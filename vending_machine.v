==> flow/design.v <==
module vending_machine(in,clk,rst,out,change);
  input [2:0]in;  
  input clk,rst;
  output reg [2:0]change; 
  output reg out;
  parameter s0=3'b000;  
  parameter s1=3'b001;  
  parameter s2=3'b010; 
  parameter s3=3'b011;
  parameter s4=3'b100;
  reg [2:0] current_state,next_state;
  always @(posedge clk)
    begin
      if(rst==1)
        begin
          current_state=0;
          next_state=0;
          change=3'b000;
        end
      else
        current_state=next_state;
      case(current_state)
        s0:         
          if(in==0)
            begin
              next_state=s0;
              out=0;
              change=3'b000;
            end
        else if(in==3'b001)
          begin
            next_state=s1;
            out=0;
            change=3'b000;
          end
        else if(in==3'b010)
          begin
            next_state=s2;
            out=0;
            change=3'b000;
          end
        s1:   
          if(in==0)
            begin
              next_state=s0;
              out=0;
              change=3'b001;  
            end
        else if(in==3'b001)
          begin
            next_state=s2;
            out=0;
            change=3'b000;
          end
        else if(in==3'b010)
          begin
            next_state=s3;
            out=0;
            change=3'b000;
          end
        s2:      
          if(in==0)
            begin
              next_state=s0;
              out=0;
              change=3'b010;   
end
        else if(in==3'b001)
          begin
            next_state=s3;
            out=0;
            change=3'b000;
          end
        else if(in==3'b010)
          begin
            next_state=s4;
            out=0;
            change=3'b000;
          end
          s3:   
             if(in==0)
            begin
              next_state=s0;
              out=0;
              change=3'b011;   
            end
        else if(in==3'b001)
          begin
            next_state=s4;
            out=0;
            change=3'b000;
          end
        else if(in==3'b010)
          begin
            next_state=s0;
            out=1;  
            change=3'b000;
          end
          s4:   
               if(in==0)
            begin
              next_state=s0;
              out=0;
              change=3'b100;   
             end
            else if(in==3'b001)
          begin
            next_state=s0;
            out=1;   
            change=3'b000;
          end
        else if(in==3'b010)
          begin
            next_state=s0;
            out=1;  
            change=3'b001;
          end
        endcase
    end
 endmodule
Tool chain data of vending_machine
The steps from the RTL of vending_machine to its reports follow in flow order.
Lines are those of the file above, counted from 1.
Operators carry their Yosys type and port widths (W data, S select, Z words).
Library cell names are shortened.
Not given: -
Inputs
  top module: vending_machine
  clock input: clk
  library: sky130hd
  corner: tt_025C_1v80

After elaboration
Source: Yosys, flattened and elaborated, memories not mapped. Widths are those after wreduce. Registers that Yosys merges into a memory's read port (data or address) are not register bits. Print and check cells do not count. Equal cells are merged and count once.
Bit counts
  register bits after elaboration: 7
  elaborated cells: 51
Cells by class
  equality and inequality tests: 7
  multiplexer cells: 36
  reductions and logical operators: 5
Operator list (number)
  $mux W3: 25
  $pmux W3 S5: 2
  $eq A3 B2 Y1 const B: 3
  $mux W1: 8
  $eq A3 B1 Y1 const B: 2
  $logic_not A3 Y1: 2
  $reduce_bool A5 Y1: 1
  $ne A4 B1 Y1 const B: 1
  $eq A3 B3 Y1 const B: 1
  $reduce_or A3 Y1: 1
  $pmux W1 S3: 1
  $reduce_and A2 Y1: 1

Longest topological paths
Longest topological path by Yosys (ltp), each cell counted once; first at word level (registers and memories cut), then after technology mapping (sequential cells cut; the memories' decode and read muxes count).
Logic depth
  depth in word-level cells: 5
  ABC_AREA: 0
  depth in mapped cells: 5
  depth with buffers taken out: 4

Mapped cells and area
Source: synth_stat.txt of the flow (Yosys; design flattened, memories mapped). It holds for the ABC_AREA given above (unset counts as 0); a run with the other value may have another netlist.
The area totals of this step are shown rounded.
Mapped netlist
  cells in the netlist: 65
  cell area after synthesis: 572 sq um
  sequential part of the area: 210 sq um
  flip-flops: 10
  buffer cells: 6
Cells by type
  dfxtp_1: number 9, total area 180.173 sq um
  edfxtp_1: number 1, total area 30.029 sq um
  o21ai_0: number 6, total area 30.029 sq um
  a211oi_1: number 3, total area 22.522 sq um
  buf_2: number 4, total area 20.019 sq um
  nor4bb_1: number 2, total area 20.019 sq um
  nor2_1: number 5, total area 18.768 sq um
  buf_4: number 2, total area 15.014 sq um
  nor3_1: number 3, total area 15.014 sq um
  nor3b_1: number 2, total area 15.014 sq um
  and4bb_2: number 1, total area 12.512 sq um
  nor2b_1: number 2, total area 12.512 sq um
  or2_1: number 2, total area 12.512 sq um
  mux2_2: number 1, total area 11.261 sq um
  a21bo_2: number 1, total area 10.01 sq um
  a21oi_1: number 2, total area 10.01 sq um
  a32o_1: number 1, total area 10.01 sq um
  mux2i_1: number 1, total area 10.01 sq um
Other cell types: 15; their cells: 17.

Timing after synthesis
Path of least setup slack by OpenSTA after synthesis, without wires, with an ideal clock, recovery checks aside; 20% of the period is set as input and as output delay. Where synthesis merged equal registers, the netlist keeps one of their names.
Path post-synthesis
  path kind: input-to-reg
  start: in in[0]
  end: reg (name not given)
  clock period: 2.29 ns
  input delay: 0.458 ns
  library setup time: 0.120 ns
  arrival time: 1.287 ns
  path slack: 0.883 ns
  delay of the path: 0.949 ns
  driving pins on the path: 5
  path buffers: 1
  synthesis period reached: 1.407 ns
"delay of the path" is the arrival time less input delay plus setup time.
"driving pins on the path": output pins that drive a net of the path, with the launching flip-flop's if there is one; two outputs of one cell count as two.
"synthesis period reached" is the clock period less the worst setup slack; recovery checks do not enter. This is arithmetic on one report: input and output delays are still those of the set period (20% each).
Between the ends, post-synthesis
  cells stage by stage: buf_4 > a21oi_2 > a21oi_1 > a32o_1 > or2_1
RTL lines, path post-synthesis
  from (decl): RTL line 2  | input [2:0]in;
Chain of elaborated cells between the ends: none given.

Worst path after layout
From the final timing report of job 1: the path of least setup slack in the routed layout; clock arrival at registers is part of the times.
Path post-layout
  path kind: reg-to-reg
  start: reg (name not given)
  end: reg (name not given)
  clock period: 1.07 ns
  library setup time: 0.11 ns
  arrival time: 1.46 ns
  path slack: -0.22 ns
  driving pins on the path: 5
  path buffers: 0
Between the ends, post-layout
  cells stage by stage: dfxtp_4 > or2_4 > a32oi_2 > o311ai_2 > or2_1
Chain of elaborated cells between the ends: none given.

Memo
Re: implementation data of vending_machine

vending_machine through Yosys and OpenROAD on sky130hd: 2 stored runs, unordered, with their settings and measured results. The constraints put input and output delay at 20% of the set period each and load the outputs with 0.01 pF.
"achieved clock period": clock period set for the run, less the worst setup slack. It is reckoned from that one timing run; input and output delays stay at 20% of the period that was set.
"worst setup path time" means the part of the period allowed to the worst setup path (the constraints hold back 20% at inputs and 20% at outputs) less its slack; where the path has registers, the arrival times of their clocks count too.
"power": no workload was simulated; the value follows from the tool's default switching activity.
The results are shown rounded.
[job 1] settings: period_ns=1.07, CORE_UTILIZATION=27, SETUP_SLACK_MARGIN=0.25, PLACE_DENSITY_LB_ADDON=0.22, CORE_MARGIN=7, CELL_PAD_IN_SITES_GLOBAL_PLACEMENT=2, CELL_PAD_IN_SITES_DETAIL_PLACEMENT=1, CAP_MARGIN=15, SLEW_MARGIN=20
[job 1] result: chip area after synthesis (Yosys) 572 sq um, die area 3600 sq um, standard-cell area of the final layout 1020 sq um, utilization 0.516, worst setup slack after layout -0.224 ns, total negative slack -1.19 ns, worst hold slack 0.471 ns, power 1040 µW, achieved clock period 1.294 ns, worst setup path time 1.29 ns, worst setup path kind reg-to-reg
[job 2] settings: period_ns=0.962, CORE_UTILIZATION=52, PLACE_DENSITY_LB_ADDON=0.24, CORE_ASPECT_RATIO=0.59, CELL_PAD_IN_SITES_GLOBAL_PLACEMENT=3, TNS_END_PERCENT=15, GPL_ROUTABILITY_DRIVEN=1, CTS_CLUSTER_DIAMETER=205, CAP_MARGIN=20, CORE_MARGIN=2, SLEW_MARGIN=20
[job 2] result: did not finish, floorplanning stopped with PDN-0185
